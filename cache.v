==> flow/design.v <==
module cache(
    clk,
    proc_reset,
    proc_read,
    proc_write,
    proc_addr,
    proc_rdata,
    proc_wdata,
    proc_stall,
    mem_read,
    mem_write,
    mem_addr,
    mem_rdata,
    mem_wdata,
    mem_ready,
);
	parameter IDLE   = 4'b0000;
	parameter RCOM   = 4'b0001;
	parameter MRMEM  = 4'b0010;
	parameter RMEM   = 4'b0011;
	parameter ROK    = 4'b0100;
	parameter WCOM   = 4'b0101;
	parameter H_WMEM = 4'b0110;
	parameter M_WMEM = 4'b0111;
	parameter WMEM   = 4'b1000;
	parameter WOK    = 4'b1001;
    input          clk;
    input          proc_reset;
    input          proc_read, proc_write;
    input   [29:0] proc_addr;
    input   [31:0] proc_wdata;
    output         proc_stall;
    output  [31:0] proc_rdata;
    input  [127:0] mem_rdata;
    input          mem_ready;
    output         mem_read, mem_write;
    output  [27:0] mem_addr;
    output [127:0] mem_wdata;
    reg proc_stall;
	reg mem_read;
	reg mem_write;
	wire [24:0] tag;
	wire [2:0] index;
	wire [1:0] offset;
	reg  [153:0] c[7:0];
	reg  [3:0] curr_state;
	reg  [3:0] next_state;
	wire [153:0] c_chosen;
	wire c_v;
	wire [24:0] c_tag;
	wire [31:0] c_data0;
	wire [31:0] c_data1;
	wire [31:0] c_data2;
	wire [31:0] c_data3;
	wire [31:0] data;
	wire tag_equal;
	wire prehit;
	wire hit;
	assign tag = proc_addr[29:5];
	assign index = proc_addr[4:2];
	assign offset = proc_addr[1:0];
	assign c_chosen = c[index];
	assign c_v = c_chosen[153];
	assign c_tag = c_chosen[152:128];
	assign c_data0 = c_chosen[127:96];
	assign c_data1 = c_chosen[95:64];
	assign c_data2 = c_chosen[63:32];
	assign c_data3 = c_chosen[31:0];
	assign prehit = (tag==c_tag)? 1 : 0;
	assign hit = (c_v&prehit)? 1 : 0;
	assign data = (!offset)? c_data0:
				  (offset==2'b01)? c_data1:
				  (offset==2'b10)? c_data2:
				  c_data3;
	assign proc_rdata=data;
	always@(*)
		case(curr_state)
			IDLE:	if     (proc_read  && !proc_write) next_state = RCOM;
					else if(!proc_read && proc_write ) next_state = WCOM;
					else                               next_state = IDLE;
			RCOM:	if     (hit)                       next_state = ROK;
					else                               next_state = MRMEM;
			MRMEM:	if     (mem_ready)                 next_state = RMEM;
					else                               next_state = MRMEM;
			RMEM:	                                   next_state = ROK;
			ROK:	                                   next_state = IDLE;
			WCOM:	if     (hit)                       next_state = H_WMEM;
					else                               next_state = M_WMEM;
			H_WMEM:                                    next_state = WMEM;
			M_WMEM:                                    next_state = WMEM;
			WMEM:   if     (mem_ready)                 next_state = WOK;
					else                               next_state = WMEM;
			WOK:	                                   next_state = IDLE;    
			default:                                   next_state = IDLE;
		endcase
	always@(*)
		case (curr_state)
			IDLE:begin	
						proc_stall=1;
						mem_read =0;
						mem_write=0;
			end
			RCOM:begin		
						proc_stall=1;
						mem_read =0;
						mem_write=0;
			end
			MRMEM:begin		
						proc_stall=1;
						mem_read =1;
						mem_write=0;
			end
			RMEM:begin		
						proc_stall=1;
						mem_read =0;
						mem_write=0;
			end
			ROK:begin		
						proc_stall=0;
						mem_read =0;
						mem_write=0;
			end
			WCOM:begin		
						proc_stall=1;
						mem_read =0;
						mem_write=0;
			end
			H_WMEM:begin	
						proc_stall=1;
						mem_read =0;
						mem_write=0; 
			end
			M_WMEM:begin		
						proc_stall=1;
						mem_read =0;
						mem_write=0;
			end
			WMEM:begin		
						proc_stall=1;
						mem_read =0;
						mem_write=1;
			end
			WOK:begin
						proc_stall=0;
						mem_read =0;
						mem_write=0;
			end
			default: begin
						proc_stall=0;
						mem_read =0;
						mem_write=1;
			end
		endcase
	assign mem_wdata =  (!offset)?       {c_data3,c_data2,c_data1,proc_wdata}:
						(offset==2'b01)? {c_data3,c_data2,proc_wdata,c_data0}:
						(offset==2'b10)? {c_data3,proc_wdata,c_data1,c_data0}:
						{proc_wdata,c_data2,c_data1,c_data0};
	assign mem_addr = {tag,index};
always@( posedge clk or posedge proc_reset ) begin
    if( proc_reset ) begin
		c[0]<=154'b0;
		c[1]<=154'b0;
		c[2]<=154'b0;
		c[3]<=154'b0;
		c[4]<=154'b0;
		c[5]<=154'b0;
		c[6]<=154'b0;
		c[7]<=154'b0;
		curr_state<=IDLE;
    end
    else begin
		curr_state <= next_state;
		if( (curr_state == H_WMEM) || (curr_state == M_WMEM)) begin
			case(offset)
				2'b00: c[index]<={1'b1,tag,proc_wdata,c_data1,c_data2,c_data3};
				2'b01: c[index]<={1'b1,tag,c_data0,proc_wdata,c_data2,c_data3};
				2'b10: c[index]<={1'b1,tag,c_data0,c_data1,proc_wdata,c_data3};   
				2'b11: c[index]<={1'b1,tag,c_data0,c_data1,c_data2,proc_wdata};
				default: c[index]<=154'b0;
			endcase
		end
		else if(curr_state == RMEM)
			c[index]<={1'b1,tag,mem_rdata[31:0],mem_rdata[63:32],mem_rdata[95:64],mem_rdata[127:96]};
    end
end
endmodule
# Reports on cache
# Tool output for the design above, in the order of the flow.
# Line numbers count from 1 in the design file above.
# Library cell names are shortened.
# A cell with - has no value.
# inputs
top	cache
clock	clk
cell_library	sky130hd
pvt_corner	tt_025C_1v80

# Word-level counts
# Yosys after proc, flatten, opt, wreduce and memory -nomap, before mapping. Print and check cells are not counted.
# Memory sizes are those after Yosys's memory passes, which may raise the word count (mostly to a power of two), join words into wider ones and drop unused or constant bits.
# classes
n_eq	51
mux	80
n_logic	1
reduce_and_logical	26
# ops
cell	count
two-way mux 154 bit	56
parallel mux 154 bit (select 4 bit)	8
parallel mux 154 bit (select 8 bit)	1
two-way mux 128 bit	3
two-way mux 32 bit	3
!= test 2 bit (second input constant)	29
AND reduction 7 bit	8
parallel mux 4 bit (select 7 bit)	1
equality test 25 bit	1
nonzero test 2 bit	9
equality test 3 bit (second input constant)	4
equality test 4 x 3 -> 1 bit (second input constant)	3
two-way mux 3 bit	3
equality test 4 x 2 -> 1 bit (second input constant)	2
!= test 2 x 1 -> 1 bit (second input constant)	3
equality test 3 x 2 -> 1 bit (second input constant)	2
!= test 5 x 1 -> 1 bit (second input constant)	1
two-way mux 1 bit	5
equality test 2 bit (second input constant)	2
equality test 4 x 1 -> 1 bit (second input constant)	1
equality test 4 bit (second input constant)	1
zero test 4 bit	1
equality test 3 x 1 -> 1 bit (second input constant)	1
zero test 3 bit	1
logical AND 1 bit	2
zero test 1 bit	2
equality test 2 x 1 -> 1 bit (second input constant)	1
zero test 2 bit	1
# Not listed: further kinds 3, cells in them 3.
# bits
register_bits	1236
romBits	48
mem_count	1
in_bits	195
output_inout_bits	191
elab_cells	168
# mem_list
memory	words	word_bits	read_ports	wr	line	text
(name not given)	16	3	1	0	97	case (curr_state)

# Logic depth
# Longest topological path by Yosys (ltp), each cell counted once; first at word level (registers and memories cut), then after technology mapping (sequential cells cut; the memories' decode and read muxes count).
# logic_depth
ltp_word	8
ABC_AREA	0
depth_mapped	13
depth_no_buf	8

# After synthesis
# Source: synth_stat.txt of the flow (Yosys; design flattened, memories mapped). It holds for the ABC_AREA given above (unset counts as 0); a run with the other value may have another netlist.
# Totals and module areas in this step are rounded.
# mapped
mapped_cells	5250
mapped_area_mm2	0.0582
seq_area_mm2	0.0309
flip_flops	1236
n_buf	471
# by_type
cell_type	count	area_total_um2
dfrtp_1	1236	3.09E+04
mux2_2	754	8.49E+03
o21ai_0	782	3.91E+03
nand2_1	881	3.31E+03
mux2i_1	156	1.56E+03
mux4_2	64	1.44E+03
clkbuf_1	269	1.01E+03
a221oi_1	90	788.256
nor2_1	146	548.026
a22oi_1	66	495.475
o221ai_1	56	490.47
a21oi_1	94	470.451
buf_2	93	465.446
a22o_1	47	411.645
buf_4	50	375.36
mux2_4	22	330.317
o2bb2ai_1	34	297.786
o22ai_1	44	275.264
# Not listed: further types 57, cells in them 366.

# Timing after synthesis
# OpenSTA on the mapped netlist: ideal clock, no wires. The path of least setup slack (recovery checks aside). Input and output delay are each 20% of the period. Register names are those of the netlist, which keeps one name where synthesis merged equal registers.
# synth_path
kind	input to output
start	in proc_addr[2]
end	out proc_rdata[17]
tclk_ps	6240
in_delay_ps	1248
output_delay_ps	1248
t_first_pin_ps	1248
arrival_time_ps	3175
required_ps	4992
path_slack_ps	1817
delay_ps	1927
driving_pins	10
n_path_buf	4
synth_period_reached_ps	4423
# "delay_ps" = arrival - input delay + setup time.
# A path that ends at an output port has no setup time.
# "driving_pins" counts driving pins, that of a launching flip-flop among them; a cell with two outputs on the path counts twice.
# "synth_period_reached_ps" is the clock period less the worst setup slack; recovery checks do not enter. This is arithmetic on one report: input and output delays are still those of the set period (20% each).
# The rows between start and end are the longest chain of elaborated cells between them; the timing report does not say that the signal goes this way. Where chains are equally long, one stands for them.
# Each line given opens the expression or statement behind the cell; cells for indexed reads and writes are added by Yosys, which also makes memories of some case tables.
# synth_between
path_cell_list	buf_6 buf_6 buf_6 buf_2 mux2_2 o22ai_1 nor2_1 a221oi_1 nor2_1 mux4_2
elab_chain_cells	5
cone_cells	12
cone_classes	eq/ne: 7; mux: 4; reduce/logical: 1
# synth_rtl
item	line	text
start, declared	30	input   [29:0] proc_addr;
equality test 3 bit	62	assign c_chosen = c[index];
parallel mux 154 bit (select 8 bit)	62
two-way mux 32 bit	73	(offset==2'b10)? c_data2:
two-way mux 32 bit	72	(offset==2'b01)? c_data1:
two-way mux 32 bit	71	assign data = (!offset)? c_data0:
end, declared	33	output  [31:0] proc_rdata;

# Path in the finished layout
# From the final timing report of run 2: the path of least setup slack in the routed layout; clock arrival at registers is part of the times.
# The report prints the path's times to 10 ps; the period is as set.
# layout_path
kind	input to output
start	in proc_addr[4]
end	out mem_wdata[13]
tclk_ps	3740
in_delay_ps	750
output_delay_ps	750
t_first_pin_ps	750
arrival_time_ps	3030
required_ps	2990
path_slack_ps	-40
driving_pins	10
n_path_buf	4
# The rows between start and end are the longest chain of elaborated cells between them; the timing report does not say that the signal goes this way. Where chains are equally long, one stands for them.
# layout_between
path_cell_list	clkbuf_16 inv_6 buf_4 buf_12 o21ai_0 a21boi_0 o221ai_1 o21a_1 mux2_2 dlygate4sd2_1
elab_chain_cells	5
cone_cells	12
cone_classes	eq/ne: 7; mux: 4; reduce/logical: 1
# layout_rtl
item	line	text
start, declared	30	input   [29:0] proc_addr;
equality test 3 bit	62	assign c_chosen = c[index];
parallel mux 154 bit (select 8 bit)	62
two-way mux 128 bit	156	(offset==2'b10)? {c_data3,proc_wdata,c_data1,c_data0}:
two-way mux 128 bit	155	(offset==2'b01)? {c_data3,c_data2,proc_wdata,c_data0}:
two-way mux 128 bit	154	assign mem_wdata = (!offset)? {c_data3,c_data2,c_data1,proc_wdata}:
end, declared	38	output [127:0] mem_wdata;

# Measured results for cache: 2 stored runs of the Yosys and OpenROAD flow on sky130hd. The settings differ; the order carries no meaning. The constraints put input and output delay at 20% of the set period each and load the outputs with 0.01 pF.
# "clock_period_reached_ps" = clock period - worst setup slack. The figure is calculated, with input and output delays left at 20% of the set period.
# By "worstPathTime_ps" is meant the share of the clock period that the worst setup path is allowed (20% is reserved at inputs, 20% at outputs), minus its slack. Clock arrival times at its registers enter into it.
# "power.total_mw": no workload was simulated; the value follows from the tool's default switching activity.
# "worstPathTime_ps" is known to 10 ps.
# Results are given in rounded form.
# Settings: -- = not set for that run.
# Results: -- = not shown.
run	period_ns	CORE_UTILIZATION	PLACE_DENSITY_LB_ADDON	HOLD_SLACK_MARGIN	CELL_PAD_IN_SITES_DETAIL_PLACEMENT	GPL_TIMING_DRIVEN	CTS_CLUSTER_SIZE	CAP_MARGIN	CORE_MARGIN	SLEW_MARGIN	worstPathTime_ps	critical_path_type	synthArea_mm2	dieArea_mm2	power.total_mw	clock_period_reached_ps	stdcell_area_mm2	timing.setup.ws_ps	tns_setup_ps
run 1	4.48	61	0.16	-0.09	1	1	45	40	2	20	--	--	--	--	--	--	--	--	--
run 2	3.74	31	--	--	--	--	--	20	2	20	2280	input to output	0.0582	0.191	53.1	3778	0.0747	-38	-149
# Run 1: no results, clock tree synthesis failed with DPL-0033
